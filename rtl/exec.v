==> flow/design.v <==
module exec #(parameter DMEM_ADDR_WIDTH = 12,
                        DMEM_WORD_WIDTH = 16,
                        IALU_WORD_WIDTH = 16,
                        OPCODE_WIDTH    =  4,
                        PC_INCREMENT    =  2,
                        PC_WIDTH        = 12,
                        PMEM_ADDR_WIDTH = 12,
                        PMEM_WORD_WIDTH = 16,
                        REG_IDX_WIDTH   =  4)
             (
             input                         clock,
             input                         reset,
             input                         in_act_branch_ialu_res_ff_eq0,
             input                         in_act_branch_ialu_res_ff_gt0,
             input                         in_act_branch_ialu_res_ff_lt0,
             input                         in_act_ex_incr_pc_is_res,
             input                         in_act_ialu_add,
             input                         in_act_ialu_and,
             input                         in_act_ialu_mul,
             input                         in_act_ialu_neg_src2,
             input                         in_act_ialu_or,
             input                         in_act_ialu_sll,
             input                         in_act_ialu_sra,
             input                         in_act_ialu_src2_is_res,
             input                         in_act_ialu_srl,
             input                         in_act_ialu_xor,
             input                         in_act_jump_to_ialu_res,
             input                         in_act_load_dmem_byte_signed,
             input                         in_act_load_dmem_byte_unsigned,
             input                         in_act_load_dmem_word,
             input                         in_act_store_dmem_byte,
             input                         in_act_store_dmem_word,
             input                         in_act_write_res_to_reg,
             input                  [2:0]  in_cycle_in_instr,
             input                         in_flush,
             input  [PMEM_WORD_WIDTH-1:0]  in_instr,
             input                         in_instr_is_bubble,
             input  [       PC_WIDTH-1:0]  in_pc,
             input  [  REG_IDX_WIDTH-1:0]  in_res_reg_idx,
             input                         in_res_valid_EX,
             input                         in_res_valid_MEM,
             input  [IALU_WORD_WIDTH-1:0]  in_src1,
             input  [IALU_WORD_WIDTH-1:0]  in_src2,
             input  [IALU_WORD_WIDTH-1:0]  in_src3,
             output                        out_act_load_dmem_byte_signed,
             output                        out_act_load_dmem_byte_unsigned,
             output                        out_act_load_dmem_word,
             output                        out_act_store_dmem_byte,
             output                        out_act_store_dmem_word,
             output                        out_act_write_res_to_reg,
             output [PMEM_ADDR_WIDTH-1:0]  out_branch_pc,
             output                 [2:0]  out_cycle_in_instr,
             output [DMEM_ADDR_WIDTH-1:0]  out_dmem_rd_addr,
             output [DMEM_ADDR_WIDTH-1:0]  out_dmem_wr_addr,
             output [DMEM_WORD_WIDTH-1:0]  out_dmem_wr_word,
             output                        out_flush_DC_and_EX,
             output                        out_flush_IF,
             output [PMEM_WORD_WIDTH-1:0]  out_instr,
             output                        out_instr_is_bubble,
             output [       PC_WIDTH-1:0]  out_pc,
             output [IALU_WORD_WIDTH-1:0]  out_res,
             output [  REG_IDX_WIDTH-1:0]  out_res_reg_idx,
             output                        out_res_valid_EX,
             output                        out_res_valid_MEM,
             output                        out_set_pc
             );
    reg                                act_branch_ialu_res_ff_eq0_ff;
    reg                                act_branch_ialu_res_ff_gt0_ff;
    reg                                act_branch_ialu_res_ff_lt0_ff;
    reg                                act_ex_incr_pc_is_res_ff;
    reg                                act_ialu_add_ff;
    reg                                act_ialu_and_ff;
    reg                                act_ialu_mul_ff;
    reg                                act_ialu_neg_src2_ff;
    reg                                act_ialu_or_ff;
    reg                                act_ialu_sll_ff;
    reg                                act_ialu_sra_ff;
    reg                                act_ialu_srl_ff;
    reg                                act_ialu_src2_is_res_ff;
    reg                                act_ialu_xor_ff;
    reg                                act_jump_to_ialu_res_ff;
    reg                                act_load_dmem_byte_signed_ff;
    reg                                act_load_dmem_byte_unsigned_ff;
    reg                                act_load_dmem_word_ff;
    reg                                act_store_dmem_byte_ff;
    reg                                act_store_dmem_word_ff;
    reg                                act_write_res_to_reg_ff;
    reg                         [2:0]  cycle_in_instr_ff;
    reg                                flush_ff;
    reg         [PMEM_WORD_WIDTH-1:0]  instr_ff;
    reg                                instr_is_bubble_ff;
    reg         [       PC_WIDTH-1:0]  pc_ff;
    reg         [  REG_IDX_WIDTH-1:0]  res_reg_idx_ff;
    reg                                res_valid_EX_ff;
    reg                                res_valid_MEM_ff;
    reg  signed [IALU_WORD_WIDTH-1:0]  src1_ff;
    reg  signed [IALU_WORD_WIDTH-1:0]  src2_ff;
    reg         [IALU_WORD_WIDTH-1:0]  src3_ff;
    wire [IALU_WORD_WIDTH-1:0]  src2_mod;
    assign src2_mod = (act_ialu_neg_src2_ff == 0) ? src2_ff : (~src2_ff + 1'b1);
    assign out_instr_is_bubble = (instr_is_bubble_ff | flush_ff);
    assign out_res_valid_EX    = res_valid_EX_ff;
    assign out_res_valid_MEM   = res_valid_MEM_ff;
    assign out_cycle_in_instr  = cycle_in_instr_ff;
    reg  [IALU_WORD_WIDTH-1:0]  ialu_res;
    reg  [IALU_WORD_WIDTH-1:0]  ialu_res_ff;
    always @(posedge clock or posedge reset)
    begin
        if (!reset) begin
            act_branch_ialu_res_ff_eq0_ff  <= in_act_branch_ialu_res_ff_eq0;
            act_branch_ialu_res_ff_gt0_ff  <= in_act_branch_ialu_res_ff_gt0;
            act_branch_ialu_res_ff_lt0_ff  <= in_act_branch_ialu_res_ff_lt0;
            act_ex_incr_pc_is_res_ff       <= in_act_ex_incr_pc_is_res;
            act_ialu_add_ff                <= in_act_ialu_add;
            act_ialu_and_ff                <= in_act_ialu_and;
            act_ialu_mul_ff                <= in_act_ialu_mul;
            act_ialu_neg_src2_ff           <= in_act_ialu_neg_src2;
            act_ialu_or_ff                 <= in_act_ialu_or;
            act_ialu_sll_ff                <= in_act_ialu_sll;
            act_ialu_sra_ff                <= in_act_ialu_sra;
            act_ialu_src2_is_res_ff        <= in_act_ialu_src2_is_res;
            act_ialu_srl_ff                <= in_act_ialu_srl;
            act_ialu_xor_ff                <= in_act_ialu_xor;
            act_jump_to_ialu_res_ff        <= in_act_jump_to_ialu_res;
            act_load_dmem_byte_signed_ff   <= in_act_load_dmem_byte_signed;
            act_load_dmem_byte_unsigned_ff <= in_act_load_dmem_byte_unsigned;
            act_load_dmem_word_ff          <= in_act_load_dmem_word;
            act_store_dmem_byte_ff         <= in_act_store_dmem_byte;
            act_store_dmem_word_ff         <= in_act_store_dmem_word;
            act_write_res_to_reg_ff        <= in_act_write_res_to_reg;
            cycle_in_instr_ff              <= in_cycle_in_instr;
            flush_ff                       <= in_flush;
            instr_ff                       <= in_instr;
            instr_is_bubble_ff             <= in_instr_is_bubble;
            pc_ff                          <= in_pc;
            res_reg_idx_ff                 <= in_res_reg_idx;
            res_valid_EX_ff                <= in_res_valid_EX;
            res_valid_MEM_ff               <= in_res_valid_MEM;
            src1_ff                        <= in_src1;
            src2_ff                        <= in_src2;
            src3_ff                        <= in_src3;
        end
        else begin
            act_branch_ialu_res_ff_eq0_ff  <= 0;
            act_branch_ialu_res_ff_gt0_ff  <= 0;
            act_branch_ialu_res_ff_lt0_ff  <= 0;
            act_ex_incr_pc_is_res_ff       <= 0;
            act_ialu_add_ff                <= 0;
            act_ialu_and_ff                <= 0;
            act_ialu_mul_ff                <= 0;
            act_ialu_neg_src2_ff           <= 0;
            act_ialu_or_ff                 <= 0;
            act_ialu_sll_ff                <= 0;
            act_ialu_sra_ff                <= 0;
            act_ialu_src2_is_res_ff        <= 0;
            act_ialu_srl_ff                <= 0;
            act_ialu_xor_ff                <= 0;
            act_jump_to_ialu_res_ff        <= 0;
            act_load_dmem_byte_signed_ff   <= 0;
            act_load_dmem_byte_unsigned_ff <= 0;
            act_load_dmem_word_ff          <= 0;
            act_store_dmem_byte_ff         <= 0;
            act_store_dmem_word_ff         <= 0;
            act_write_res_to_reg_ff        <= 0;
            cycle_in_instr_ff              <= 0;
            flush_ff                       <= 0;
            instr_ff                       <= 0;
            instr_is_bubble_ff             <= 0;
            pc_ff                          <= 0;
            res_reg_idx_ff                 <= 0;
            res_valid_EX_ff                <= 0;
            res_valid_MEM_ff               <= 0;
            src1_ff                        <= 0;
            src2_ff                        <= 0;
            src3_ff                        <= 0;
        end
    end
    always @(*)
    begin
        if (flush_ff == 0) begin
            out_act_load_dmem_byte_signed   = act_load_dmem_byte_signed_ff;
            out_act_load_dmem_byte_unsigned = act_load_dmem_byte_unsigned_ff;
            out_act_load_dmem_word          = act_load_dmem_word_ff;
            out_act_store_dmem_byte         = act_store_dmem_byte_ff;
            out_act_store_dmem_word         = act_store_dmem_word_ff;
            out_act_write_res_to_reg        = act_write_res_to_reg_ff;
            out_instr                       = instr_ff;
            out_pc                          = pc_ff;
            out_res_reg_idx                 = res_reg_idx_ff;
        end
        else begin
            out_act_load_dmem_byte_signed   = 0;
            out_act_load_dmem_byte_unsigned = 0;
            out_act_load_dmem_word          = 0;
            out_act_store_dmem_byte         = 0;
            out_act_store_dmem_word         = 0;
            out_act_write_res_to_reg        = 0;
            out_instr                       = 0;
            out_pc                          = 0;
            out_res_reg_idx                 = 0;
        end
    end
    always @(*)
    begin
        if (flush_ff == 1) begin
            ialu_res = 0;
        end
        else if (act_ialu_add_ff) begin
            ialu_res = src1_ff + src2_mod;
        end
        else if (act_ialu_mul_ff) begin
           ialu_res = src1_ff * src2_mod;
        end
        else if (act_ialu_sll_ff) begin
            ialu_res = src1_ff << src2_mod;
        end
        else if (act_ialu_srl_ff) begin
            ialu_res = src1_ff >> src2_mod;
        end
        else if (act_ialu_sra_ff) begin
            ialu_res = src1_ff >>> src2_mod;
        end
        else if (act_ialu_and_ff) begin
            ialu_res = src1_ff & src2_mod;
        end
        else if (act_ialu_or_ff) begin
            ialu_res = src1_ff | src2_mod;
        end
        else if (act_ialu_xor_ff) begin
            ialu_res = src1_ff ^ src2_mod;
        end
        else if (act_ialu_src2_is_res_ff) begin
            ialu_res = src2_mod;
        end
        else begin
            ialu_res = 0;
        end
    end
    always @(posedge clock or posedge reset)
    begin
        if (!reset) begin
            ialu_res_ff <= ialu_res;
        end
        else begin
            ialu_res_ff <= 0;
        end
    end
    always @(*)
    begin
        if (flush_ff == 1) begin
            out_flush_DC_and_EX = 0;
            out_flush_IF        = 0;
            out_set_pc          = 0;
            out_branch_pc       = 0;
        end
        else if (act_jump_to_ialu_res_ff) begin
            out_flush_DC_and_EX = 1;
            out_flush_IF        = 1;
            out_set_pc          = 1;
            out_branch_pc       = ialu_res[PMEM_ADDR_WIDTH-1:0];
        end
        else if (    ((cycle_in_instr_ff == 0) && (act_branch_ialu_res_ff_eq0_ff == 1) && (ialu_res == 0))
                  || ((cycle_in_instr_ff == 0) && (act_branch_ialu_res_ff_gt0_ff == 1) && (ialu_res[IALU_WORD_WIDTH-1] == 1'b0) && (ialu_res[IALU_WORD_WIDTH-2:0] != 0))
                  || ((cycle_in_instr_ff == 0) && (act_branch_ialu_res_ff_lt0_ff == 1) && (ialu_res[IALU_WORD_WIDTH-1] == 1'b1))
                )
        begin
            out_flush_DC_and_EX = 0;
            out_flush_IF        = 1;
            out_set_pc          = 0;
            out_branch_pc       = 0;
        end
        else if (    ((cycle_in_instr_ff == 1) && (act_branch_ialu_res_ff_eq0_ff == 1) && (ialu_res_ff == 0))
                  || ((cycle_in_instr_ff == 1) && (act_branch_ialu_res_ff_gt0_ff == 1) && (ialu_res_ff[IALU_WORD_WIDTH-1] == 1'b0) && (ialu_res_ff[IALU_WORD_WIDTH-2:0] != 0))
                  || ((cycle_in_instr_ff == 1) && (act_branch_ialu_res_ff_lt0_ff == 1) && (ialu_res_ff[IALU_WORD_WIDTH-1] == 1'b1))
                )
        begin
            out_flush_DC_and_EX = 1;
            out_flush_IF        = 1;
            out_set_pc          = 1;
            out_branch_pc       = ialu_res[PMEM_ADDR_WIDTH-1:0];
        end
        else begin
            out_flush_DC_and_EX = 0;
            out_flush_IF        = 0;
            out_set_pc          = 0;
            out_branch_pc       = 0;
        end
    end
    always @(*)
    begin
        if (flush_ff == 1) begin
            out_dmem_rd_addr = 0;
        end
        else if (act_load_dmem_word_ff | act_load_dmem_byte_signed_ff | act_load_dmem_byte_unsigned_ff) begin
            out_dmem_rd_addr = ialu_res[DMEM_ADDR_WIDTH-1:0];
        end
        else begin
            out_dmem_rd_addr = 0;
        end
        if (flush_ff == 1) begin
            out_dmem_wr_addr = 0;
            out_dmem_wr_word = 0;
        end
        if (act_store_dmem_word_ff | act_store_dmem_byte_ff) begin
            out_dmem_wr_addr = ialu_res[DMEM_ADDR_WIDTH-1:0];
            out_dmem_wr_word = src3_ff;
        end
        else begin
            out_dmem_wr_addr = 0;
            out_dmem_wr_word = 0;
        end
    end
    always @(*)
    begin
        if (act_ex_incr_pc_is_res_ff) begin
            out_res[IALU_WORD_WIDTH-1:PC_WIDTH] = 0;
            out_res[       PC_WIDTH-1:       0] = pc_ff+PC_INCREMENT;
        end
        else begin
            out_res = ialu_res;           
        end
    end
endmodule
=== Reports on exec ===
The steps from the RTL of exec to its reports follow in flow order.
Line numbers count from 1 in the design file above.
Cell names lack the library's common part.
Not given: n/a

* Design top: exec
* Clock port: clock
* Library: sky130hd
* Corner: tt_025C_1v80

=== After elaboration ===
Yosys after proc, flatten, opt, wreduce and memory -nomap, before mapping. Enables and synchronous resets that opt folds into registers are not counted as muxes. Memory bits, and registers merged into a memory's read port (data or address), are not among the register bits. Print and check cells are not counted. Equal cells are merged and count once.

* Output and inout bits: 115
* Register bits after elaboration: 124
* Input bits: 110
* Word-level cells: 111

* Equal/unequal tests: 1
* Bitwise gates (word level): 10
* Multiplexer cells: 37
* Multiply operators: 1
* Shift-type cells: 3
* Reduce/logical cells: 23
* Add/sub/neg operators: 3

{| class="wikitable"
|+ Operators with widths
! kind !! number
|-
| 16-bit by 16-bit multiplier with 16-bit output || 1
|-
| 16-bit 2-to-1 mux || 13
|-
| 12-bit 2-to-1 mux || 9
|-
| 16-bit zero test || 2
|-
| 15-bit nonzero test || 2
|-
| 16-bit by 1-bit adder with 16-bit output (second input constant) || 1
|-
| 16-bit adder || 1
|-
| 16-bit bitwise AND || 1
|-
| 16-bit bitwise OR || 1
|-
| 16-bit bitwise XOR || 1
|-
| 16-bit by 16-bit << shifter with 16-bit output || 1
|-
| 16-bit by 16-bit right shift with 16-bit output || 1
|-
| 16-bit by 16-bit >>> shifter with 16-bit output || 1
|-
| 16-bit NOT || 1
|-
| 1-bit logical AND || 14
|-
| 1-bit 2-to-1 mux || 13
|-
| 12-bit by 2-bit adder with 12-bit output (second input constant) || 1
|-
| 4-bit 2-to-1 mux || 2
|-
| 1-bit bitwise OR || 4
|-
| 1-bit logical OR || 4
|-
| 3-bit by 1-bit == test with 1-bit output (second input constant) || 1
|-
| 3-bit zero test || 1
|-
| 1-bit NOT || 2
|}

=== Longest topological paths ===
Yosys ltp: most cells in a row. Word level: on the elaborated netlist, between registers, memories and ports. Mapped: between sequential cells and ports; inverters and the memories' decode and read muxes count.

* Word-level depth: 21
* ABC_AREA: 1
* Depth in mapped cells: 45
* Mapped depth without buffers: 41

=== Synthesis result ===
The flow's flattened synthesis, as Yosys stat reports it; memories are mapped. The netlist is that of the ABC_AREA named above (0 if unset); the other value can give another one.
The area totals of this step are shown rounded.

* Area of sequential cells: 3103 sq um
* Buffer cells: 78
* Mapped flip-flops: 124
* Mapped area: 12740 sq um
* Standard cells after synthesis: 1841

{| class="wikitable"
|+ Cells by type
! cell !! number !! total area (sq um)
|-
| dfrtp_1 || 124 || 3.1E+03
|-
| nand2_1 || 461 || 1730.41
|-
| fa_1 || 80 || 1.6E+03
|-
| inv_1 || 316 || 1.19E+03
|-
| ha_1 || 85 || 1063.52
|-
| nand3_1 || 161 || 805.773
|-
| nor2_1 || 191 || 716.938
|-
| a21oi_1 || 70 || 350.336
|-
| o21ai_0 || 64 || 320.307
|-
| xor2_1 || 26 || 227.718
|-
| clkbuf_1 || 46 || 172.666
|-
| nand2_2 || 24 || 150.144
|-
| nand4_1 || 20 || 125.12
|-
| xnor2_1 || 14 || 122.618
|-
| buf_2 || 14 || 70.067
|-
| nand2_4 || 6 || 67.565
|-
| o211ai_1 || 9 || 67.565
|-
| o21ai_1 || 13 || 65.062
|}

Not listed: further types 28, cells in them 117.

=== Worst setup path after synthesis ===
OpenSTA on the mapped netlist: ideal clock, no wires. The path of least setup slack (recovery checks aside). Input and output delay are each 20% of the period. Register names are those of the netlist, which keeps one name where synthesis merged equal registers.

* Kind: register to output
* From: register src2_ff[0]
* To: output out_flush_IF
* Arrival: 7.133 ns
* Stages on the path: 42
* External output delay: 2.640 ns
* Path delay: 7.133 ns
* Path slack: 3.427 ns
* Period: 13.2 ns
* Buffers on the path: 4
* Synthesis period reached: 9.773 ns

"path delay" = arrival - input delay + setup time.
At an output port there is no setup time.
"stages on the path" counts driving pins, that of a launching flip-flop among them; a cell with two outputs on the path counts twice.
"synthesis period reached" is the clock period less the worst setup slack; recovery checks do not enter. This is arithmetic on one report: input and output delays are still those of the set period (20% each).
Between the ends stands the longest chain of elaborated cells between them, by number of cells; it is not shown to be the way that was timed. Of several equally long chains one is given.
A line is the first line of the expression or statement that the cell stems from. Yosys adds cells for indexed reads and writes and turns some case tables into memories.

* Cell sequence: dfrtp_1 -> buf_6 -> inv_6 -> buf_2 -> ha_1 -> or2_1 -> o21ai_2 -> inv_2 -> clkbuf_1 -> buf_1 -> nand2_1 -> fa_1 -> fa_1 -> inv_1 -> ha_1 -> fa_1 -> fa_1 -> inv_1 -> (+6 left out) -> nor2_1 -> or2_2 -> a21oi_1 -> or2_2 -> inv_1 -> o21ai_0 -> nand2_1 -> a21oi_1 -> o21ai_0 -> nand2_1 -> nand2_1 -> nand3_1 -> nand3_1 -> nor2_1 -> nand4_1 -> nand3_1 -> nor2_1 -> nor2_1
* Length of the longest elaborated chain: 21
* Elaborated cells on any way between the ends: 33

{| class="wikitable"
|+ RTL lines, path after synthesis
! element !! line !! source
|-
| start, declared || 97 || <nowiki>reg  signed [IALU_WORD_WIDTH-1:0]  src2_ff;</nowiki>
|-
| start, assigned || 140 || <nowiki>src2_ff                        <= in_src2;</nowiki>
|-
| start, assigned || 174 || <nowiki>src2_ff                        <= 0;</nowiki>
|-
| 16-bit NOT || 100 || <nowiki>assign src2_mod = (act_ialu_neg_src2_ff == 0) ? src2_ff : (~src2_ff + 1'b1);</nowiki>
|-
| 16-bit by 1-bit adder with 16-bit output || 100 ||
|-
| 16-bit 2-to-1 mux || 100 ||
|-
| 16-bit 2-to-1 mux || 232 || <nowiki>else if (act_ialu_src2_is_res_ff) begin</nowiki>
|-
| 16-bit 2-to-1 mux || 229 || <nowiki>else if (act_ialu_xor_ff) begin</nowiki>
|-
| 16-bit 2-to-1 mux || 226 || <nowiki>else if (act_ialu_or_ff) begin</nowiki>
|-
| 16-bit 2-to-1 mux || 223 || <nowiki>else if (act_ialu_and_ff) begin</nowiki>
|-
| (+5 left out) || n/a ||
|-
| 16-bit 2-to-1 mux || 205 || <nowiki>if (flush_ff == 1) begin</nowiki>
|-
| 1-bit NOT || 263 || <nowiki>|| ((cycle_in_instr_ff == 0) && (act_branch_ialu_res_ff_gt0_ff == 1) && (ialu_res[IALU_WORD_WIDTH-1] == 1'b0) ...</nowiki>
|-
| 1-bit logical AND (2 in a row) || 263 ||
|-
| 1-bit logical OR (2 in a row) || 262 || <nowiki>else if (    ((cycle_in_instr_ff == 0) && (act_branch_ialu_res_ff_eq0_ff == 1) && (ialu_res == 0))</nowiki>
|-
| 1-bit 2-to-1 mux || 262 ||
|-
| 1-bit 2-to-1 mux || 256 || <nowiki>else if (act_jump_to_ialu_res_ff) begin</nowiki>
|-
| 1-bit 2-to-1 mux || 250 || <nowiki>if (flush_ff == 1) begin</nowiki>
|-
| end, declared || 57 || <nowiki>output                        out_flush_IF,</nowiki>
|}

=== Timing after layout ===
From the final timing report of run 1: the path of least setup slack in the routed layout; clock arrival at registers is part of the times.

* Kind: register to output
* From: register act_ialu_neg_src2_ff
* To: output out_flush_IF
* Period: 11.8 ns
* Path slack: 0.69 ns
* Stages on the path: 36
* External output delay: 2.36 ns
* Arrival: 8.75 ns
* Buffers on the path: 1

Between the ends stands the longest chain of elaborated cells between them, by number of cells; it is not shown to be the way that was timed. Of several equally long chains one is given.

* Cell sequence: dfrtp_1 -> nand2_2 -> xnor2_2 -> nand2_1 -> fa_1 -> fa_1 -> inv_1 -> ha_1 -> fa_1 -> fa_1 -> inv_1 -> fa_1 -> inv_1 -> ha_1 -> a21oi_1 -> o21ai_0 -> a21oi_1 -> nor2_1 -> or2_2 -> a21oi_1 -> or2_2 -> inv_1 -> o21ai_0 -> nand2_1 -> o21ai_0 -> nand2_1 -> nand2_1 -> nand3_1 -> nand2_1 -> nor2_1 -> nand3_1 -> nand2_1 -> nand3_1 -> nor2_1 -> nor2_1 -> clkdlybuf4s50_1
* Length of the longest elaborated chain: 19
* Elaborated cells on any way between the ends: 31

{| class="wikitable"
|+ RTL lines, path after layout
! element !! line !! source
|-
| start, declared || 74 || <nowiki>reg                                act_ialu_neg_src2_ff;</nowiki>
|-
| start, assigned || 117 || <nowiki>act_ialu_neg_src2_ff           <= in_act_ialu_neg_src2;</nowiki>
|-
| start, assigned || 151 || <nowiki>act_ialu_neg_src2_ff           <= 0;</nowiki>
|-
| 16-bit 2-to-1 mux || 100 || <nowiki>assign src2_mod = (act_ialu_neg_src2_ff == 0) ? src2_ff : (~src2_ff + 1'b1);</nowiki>
|-
| 16-bit 2-to-1 mux || 232 || <nowiki>else if (act_ialu_src2_is_res_ff) begin</nowiki>
|-
| 16-bit 2-to-1 mux || 229 || <nowiki>else if (act_ialu_xor_ff) begin</nowiki>
|-
| 16-bit 2-to-1 mux || 226 || <nowiki>else if (act_ialu_or_ff) begin</nowiki>
|-
| 16-bit 2-to-1 mux || 223 || <nowiki>else if (act_ialu_and_ff) begin</nowiki>
|-
| 16-bit 2-to-1 mux || 220 || <nowiki>else if (act_ialu_sra_ff) begin</nowiki>
|-
| 16-bit 2-to-1 mux || 217 || <nowiki>else if (act_ialu_srl_ff) begin</nowiki>
|-
| (+3 left out) || n/a ||
|-
| 16-bit 2-to-1 mux || 205 || <nowiki>if (flush_ff == 1) begin</nowiki>
|-
| 1-bit NOT || 263 || <nowiki>|| ((cycle_in_instr_ff == 0) && (act_branch_ialu_res_ff_gt0_ff == 1) && (ialu_res[IALU_WORD_WIDTH-1] == 1'b0) ...</nowiki>
|-
| 1-bit logical AND (2 in a row) || 263 ||
|-
| 1-bit logical OR (2 in a row) || 262 || <nowiki>else if (    ((cycle_in_instr_ff == 0) && (act_branch_ialu_res_ff_eq0_ff == 1) && (ialu_res == 0))</nowiki>
|-
| 1-bit 2-to-1 mux || 262 ||
|-
| 1-bit 2-to-1 mux || 256 || <nowiki>else if (act_jump_to_ialu_res_ff) begin</nowiki>
|-
| 1-bit 2-to-1 mux || 250 || <nowiki>if (flush_ff == 1) begin</nowiki>
|-
| end, declared || 57 || <nowiki>output                        out_flush_IF,</nowiki>
|}

Appendix: measured runs

Measured results for exec: 2 stored runs of the Yosys and OpenROAD flow on sky130hd. The settings differ; the order carries no meaning. The constraints put input and output delay at 20% of the set period each and load the outputs with 0.01 pF.
"achieved period": clock period set for the run, less the worst setup slack. It is reckoned from that one timing run; input and output delays stay at 20% of the period that was set.
"allowed time less slack (worst setup path)": the worst setup path's part of the clock period (all of it between registers, 20% less for each end at a port) less its slack. A launch clock that arrives late makes it longer, a capture clock that arrives late makes it shorter.
"power consumption" is the tool's figure for a default switching activity; nothing was simulated.
Measured values are rounded.

=== Run 1 ===
{| class="wikitable"
! Setting !! Value
|-
| period_ns || 11.8
|-
| CORE_UTILIZATION || 26
|-
| PLACE_DENSITY || 0.41
|-
| CORE_ASPECT_RATIO || 1.07
|-
| CELL_PAD_IN_SITES_DETAIL_PLACEMENT || 1
|-
| ABC_AREA || 1
|-
| CTS_CLUSTER_DIAMETER || 30
|-
| CAP_MARGIN || 15
|-
| CORE_MARGIN || 2
|-
| SLEW_MARGIN || 20
|-
! Result !! Value
|-
| Area of the synthesized netlist || 12740 sq um
|-
| Overall die area || 50800 sq um
|-
| Standard-cell area of the final layout || 16190 sq um
|-
| Utilization after routing || 33.6%
|-
| Worst setup slack after layout || 0.688 ns
|-
| Total negative slack || 0.000 ns
|-
| Final worst hold slack || 0.921 ns
|-
| Power consumption || 2872 uW
|-
| Achieved period || 11.112 ns
|-
| Allowed time less slack (worst setup path) || 8.75 ns
|-
| Worst setup path kind || register to output
|}

=== Run 2 ===
{| class="wikitable"
! Setting !! Value
|-
| period_ns || 15.7
|-
| CORE_UTILIZATION || 51
|-
| SETUP_SLACK_MARGIN || -0.18
|-
| PLACE_DENSITY_LB_ADDON || 0.29
|-
| HOLD_SLACK_MARGIN || 0.26
|-
| CELL_PAD_IN_SITES_GLOBAL_PLACEMENT || 1
|-
| TNS_END_PERCENT || 45
|-
| GPL_TIMING_DRIVEN || 0
|-
| GPL_ROUTABILITY_DRIVEN || 1
|-
| CTS_CLUSTER_DIAMETER || 284
|-
| MIN_ROUTING_LAYER || met1
|-
| CAP_MARGIN || 20
|-
| CORE_MARGIN || 2
|-
| SLEW_MARGIN || 20
|-
! Result !! Value
|-
| Area of the synthesized netlist || 12710 sq um
|-
| Overall die area || 26210 sq um
|-
| Standard-cell area of the final layout || 16020 sq um
|-
| Utilization after routing || 65.7%
|-
| Worst setup slack after layout || -0.090 ns
|-
| Total negative slack || -0.090 ns
|-
| Final worst hold slack || 0.735 ns
|-
| Power consumption || 2473 uW
|-
| Achieved period || 15.790 ns
|-
| Allowed time less slack (worst setup path) || 12.65 ns
|-
| Worst setup path kind || register to output
|}
