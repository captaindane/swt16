==> flow/design.v <==
module fetch #(parameter PC_WIDTH=12, PMEM_WIDTH=16, PC_INCREMENT=2)
           (
            input                        clock,
            input                        reset,
            input      [  PC_WIDTH-1:0]  in_branch_pc,         
            input                        in_flush,             
            input      [PMEM_WIDTH-1:0]  in_instr,             
            input                        in_set_pc,            
            input                        in_stall,             
            output     [PMEM_WIDTH-1:0]  out_instr,            
            output reg                   out_instr_is_bubble,  
            output     [  PC_WIDTH-1:0]  out_pc,               
            output     [  PC_WIDTH-1:0]  out_pmem_addr         
           );
    reg  [PMEM_WIDTH-1:0]  instr_ff;
    reg  [  PC_WIDTH-1:0] pc_next;
    reg  [  PC_WIDTH-1:0] pc_next_int;
    wire [  PC_WIDTH-1:0] pc_next_ext;
    reg  [  PC_WIDTH-1:0] pc_ff;
    reg  [  PC_WIDTH-1:0] pc_ff2;
    localparam MAX_PC = ((1<<PC_WIDTH)-PC_INCREMENT);
    assign pc_next_ext   = in_branch_pc;
    assign out_pc        = in_stall ? pc_ff2 : pc_ff;
    assign out_pmem_addr = pc_next;
    always @(posedge clock or posedge reset)
    begin
        if (!reset) begin
            instr_ff <= in_instr;
            pc_ff    <= pc_next;
            pc_ff2   <= pc_ff;
        end
        else begin
            instr_ff <= 0;
            pc_ff    <= MAX_PC;
            pc_ff2   <= 0;
        end
    end
    always @(posedge clock or posedge reset)
    begin
        if (!reset) begin
            out_instr_is_bubble <= in_flush;
        end
        else begin
            out_instr_is_bubble <= 0;
        end
    end
    always @(*)
    begin
        pc_next_int = pc_ff + PC_INCREMENT;
    end
    always @(*)
    begin
        if (in_stall) begin
            pc_next = pc_ff;
        end
        else if (in_set_pc == 1) begin
            pc_next = pc_next_ext;
        end
        else begin
            pc_next = pc_next_int;
        end
    end
    always @(*)
    begin
        if (in_flush == 1)
            out_instr = 0;
        else if (in_stall == 1)
            out_instr = instr_ff;
        else
            out_instr = in_instr;
    end
endmodule
; Reports on fetch
; The steps from the RTL of fetch to its reports follow in flow order.
; Lines are those of the file above, counted from 1.
; Operators: Yosys type, input widths -> output width; for muxes data width and select width s.
; Cell names lack the library's common part.
; Not given: -
[inputs]
top_module = fetch
clk_port = clock
cell_library = sky130hd
corner = tt_025C_1v80

; After elaboration
; Yosys after proc, flatten, opt, wreduce and memory -nomap, before mapping. Enables and synchronous resets that opt folds into registers are not counted as muxes. Memory bits, and registers merged into a memory's read port (data or address), are not among the register bits. Print and check cells are not counted. Equal cells are merged and count once.
[bits]
ff_bits = 41
output_inout_bits = 41
wordCells = 10
[op_classes]
add_sub_neg = 1
mux = 5
[ops]
columns = op, count
row1 = $mux 12, 3
row2 = $mux 16, 2
row3 = $add 12x2->12 const B, 1

; Logic depth
; Yosys ltp: most cells in a row. Word level: on the elaborated netlist, between registers, memories and ports. Mapped: between sequential cells and ports; inverters and the memories' decode and read muxes count.
[logic_depth]
depth_word = 3
abc_area = 0
depth_mapped = 6

; Synthesis result
; The flow's flattened synthesis, as Yosys stat reports it; memories are mapped. The netlist is that of the ABC_AREA named above (0 if unset); the other value can give another one.
; The area totals of this step are shown rounded.
[synth_totals]
buffers = 10
ffs = 41
sequential_area_um2 = 1000
cell_count = 162
synth_area_um2 = 1800
[by_type]
columns = cell_type, count
row1 = dfrtp_1, 30
row2 = dfstp_2, 11
row3 = mux2i_1, 19
row4 = mux2_2, 10
row5 = nor2_1, 20
row6 = nand2_1, 13
row7 = o21ai_0, 9
row8 = a21oi_1, 8
row9 = o22ai_1, 6
row10 = nand3_1, 6
row11 = a41o_1, 2
row12 = a22oi_1, 2
row13 = clkbuf_1, 4
row14 = a31oi_1, 2
row15 = ha_1, 1
row16 = nand4_2, 1
row17 = buf_1, 3
row18 = buf_6, 1
; Not listed: further types 10, cells in them 14.

; Path before layout
; Source: OpenSTA report_checks on the synthesized netlist (no wires, ideal clock, input and output delay 20% of the period each), path of least setup slack; recovery checks are left aside. Register names are those of the netlist, which keeps one name where synthesis merged equal registers.
[synth_path]
path_kind = reg2out
start = reg pc_ff[1]
end = out out_pmem_addr[5]
required_ns = 1.960
arrival_ns = 1.558
path_stages = 7
path_buffers = 1
delay_ns = 1.558
clock_period_ns = 2.45
path_slack_ns = 0.402
period_less_setup_slack_ns = 2.048
; "delay_ns" is the arrival time less input delay plus setup time.
; At an output port there is no setup time.
; "path_stages": output pins that drive a net of the path, with the launching flip-flop's if there is one; two outputs of one cell count as two.
; "period_less_setup_slack_ns" = period - worst setup slack (recovery checks aside). The figure is calculated, with input and output delays left at 20% of the set period.
; Between the ends stands the longest chain of elaborated cells between them, by number of cells; it is not shown to be the way that was timed. Of several equally long chains one is given.
; A line is the first line of the expression or statement that the cell stems from. Yosys adds cells for indexed reads and writes and turns some case tables into memories.
[synth_via]
path_cell_list = dfstp_2 ha_1 clkbuf_1 nand3_1 nor3_1 a21oi_1 o21ai_0
elab_chain_cells = 3
cells_between = 3
cone_lines = 3
[synth_rtl]
columns = element, line_no
row1 = "start, declared", 19  ; reg  [  PC_WIDTH-1:0] pc_ff;
row2 = "start, assigned", 29  ; pc_ff    <= pc_next;
row3 = "start, assigned", 34  ; pc_ff    <= MAX_PC;
row4 = $add 12x2->12, 49  ; pc_next_int = pc_ff + PC_INCREMENT;
row5 = $mux 12, 56  ; else if (in_set_pc == 1) begin
row6 = $mux 12, 53  ; if (in_stall) begin
row7 = "end, declared", 13  ; output     [  PC_WIDTH-1:0]  out_pmem_addr

; Path in the finished layout
; From the final timing report of job 1: the path of least setup slack in the routed layout; clock arrival at registers is part of the times.
[layout_path]
path_kind = reg2out
start = reg pc_ff[3]
end = out out_pmem_addr[8]
path_slack_ns = -0.61
arrival_ns = 1.88
path_stages = 8
path_buffers = 3
clock_period_ns = 1.59
required_ns = 1.27
; Between the ends stands the longest chain of elaborated cells between them, by number of cells; it is not shown to be the way that was timed. Of several equally long chains one is given.
[layout_via]
path_cell_list = dfstp_2 and4_1 buf_6 buf_6 a41o_1 o31ai_4 a21oi_2 buf_2
elab_chain_cells = 3
cells_between = 3
cone_lines = 3
[layout_rtl]
columns = element, line_no
row1 = "start, declared", 19  ; reg  [  PC_WIDTH-1:0] pc_ff;
row2 = "start, assigned", 29  ; pc_ff    <= pc_next;
row3 = "start, assigned", 34  ; pc_ff    <= MAX_PC;
row4 = $add 12x2->12, 49  ; pc_next_int = pc_ff + PC_INCREMENT;
row5 = $mux 12, 56  ; else if (in_set_pc == 1) begin
row6 = $mux 12, 53  ; if (in_stall) begin
row7 = "end, declared", 13  ; output     [  PC_WIDTH-1:0]  out_pmem_addr

Subject: flow runs of fetch

Hi,

Measured data: module fetch, platform sky130hd, 2 stored runs of the flow under differing settings, order arbitrary. Input and output delays are each 20% of the period that was set; the output load is 0.01 pF.
"period_reached_ns" means the clock period less the worst setup slack. The figure is calculated, with input and output delays left at 20% of the set period.
"worst_setup_path_time_ns" is the time allowed to the run's worst setup path (the clock period less input and output delay, where it has them) less its slack. Clock arrival times count: a late capture clock shortens it, a late launch clock lengthens it.
Values from the reports are rounded here.

# job 1
==> flow/run.sh <==
#!/bin/bash
# the make line also repeats the synthesis and layout settings of config.mk as NAME=value (left out here)
make -C /OpenROAD-flow-scripts/flow DESIGN_CONFIG=/design/flow/config.mk WORK_HOME=/design/flow/orfs CLKGATE_MAP_FILE= finish
==> flow/config.mk <==
export PLATFORM = sky130hd
export DESIGN_NAME = fetch
export DESIGN_NICKNAME = fetch
export VERILOG_FILES = /design/flow/design.v
export SDC_FILE = /design/flow/constraint.sdc
export NUM_CORES = 4
export LEC_CHECK = 0
export ABC_AREA = 0
export CAP_MARGIN = 10
export CORE_MARGIN = 2
export CORE_UTILIZATION = 24
export CTS_CLUSTER_DIAMETER = 55
export CTS_CLUSTER_SIZE = 76
export GPL_ROUTABILITY_DRIVEN = 1
export GPL_TIMING_DRIVEN = 0
export HOLD_SLACK_MARGIN = -0.07
export MAX_ROUTING_LAYER = met4
export PLACE_DENSITY_LB_ADDON = 0.15
export SLEW_MARGIN = 20
export TNS_END_PERCENT = 40
==> flow/constraint.sdc <==
create_clock -name core_clock -period 1.59 [get_ports {clock}]
set_input_delay 0.3180 -clock core_clock [delete_from_list [all_inputs] [get_ports {clock}]]
set_output_delay 0.3180 -clock core_clock [all_outputs]
set_load 0.01 [all_outputs]

==> job 1: results <==
timing.setup.ws_ns=-0.61
design.die.area_um2=8200
finish.utilization_pct=45
worst_setup_path_time_ns=1.88
path_kind="reg2out"
period_reached_ns=2.200
synth_area_um2=1800

# job 2
==> flow/run.sh <==
#!/bin/bash
# the make line also repeats the synthesis and layout settings of config.mk as NAME=value (left out here)
make -C /OpenROAD-flow-scripts/flow DESIGN_CONFIG=/design/flow/config.mk WORK_HOME=/design/flow/orfs CLKGATE_MAP_FILE= finish
==> flow/config.mk <==
export PLATFORM = sky130hd
export DESIGN_NAME = fetch
export DESIGN_NICKNAME = fetch
export VERILOG_FILES = /design/flow/design.v
export SDC_FILE = /design/flow/constraint.sdc
export NUM_CORES = 4
export LEC_CHECK = 0
export CAP_MARGIN = 20
export CELL_PAD_IN_SITES_DETAIL_PLACEMENT = 1
export CELL_PAD_IN_SITES_GLOBAL_PLACEMENT = 0
export CORE_ASPECT_RATIO = 1.8
export CORE_MARGIN = 2
export CORE_UTILIZATION = 41
export GPL_ROUTABILITY_DRIVEN = 0
export GPL_TIMING_DRIVEN = 0
export MIN_ROUTING_LAYER = met2
export PLACE_DENSITY_LB_ADDON = 0.3
export SLEW_MARGIN = 25
export TNS_END_PERCENT = 50
==> flow/constraint.sdc <==
create_clock -name core_clock -period 3.5 [get_ports {clock}]
set_input_delay 0.7000 -clock core_clock [delete_from_list [all_inputs] [get_ports {clock}]]
set_output_delay 0.7000 -clock core_clock [all_outputs]
set_load 0.01 [all_outputs]

==> job 2: results <==
finish.utilization_pct=65
design.die.area_um2=5000
period_reached_ns=3.321
synth_area_um2=1800
worst_setup_path_time_ns=1.92
path_kind="in2out"
timing.setup.ws_ns=0.18

Regards
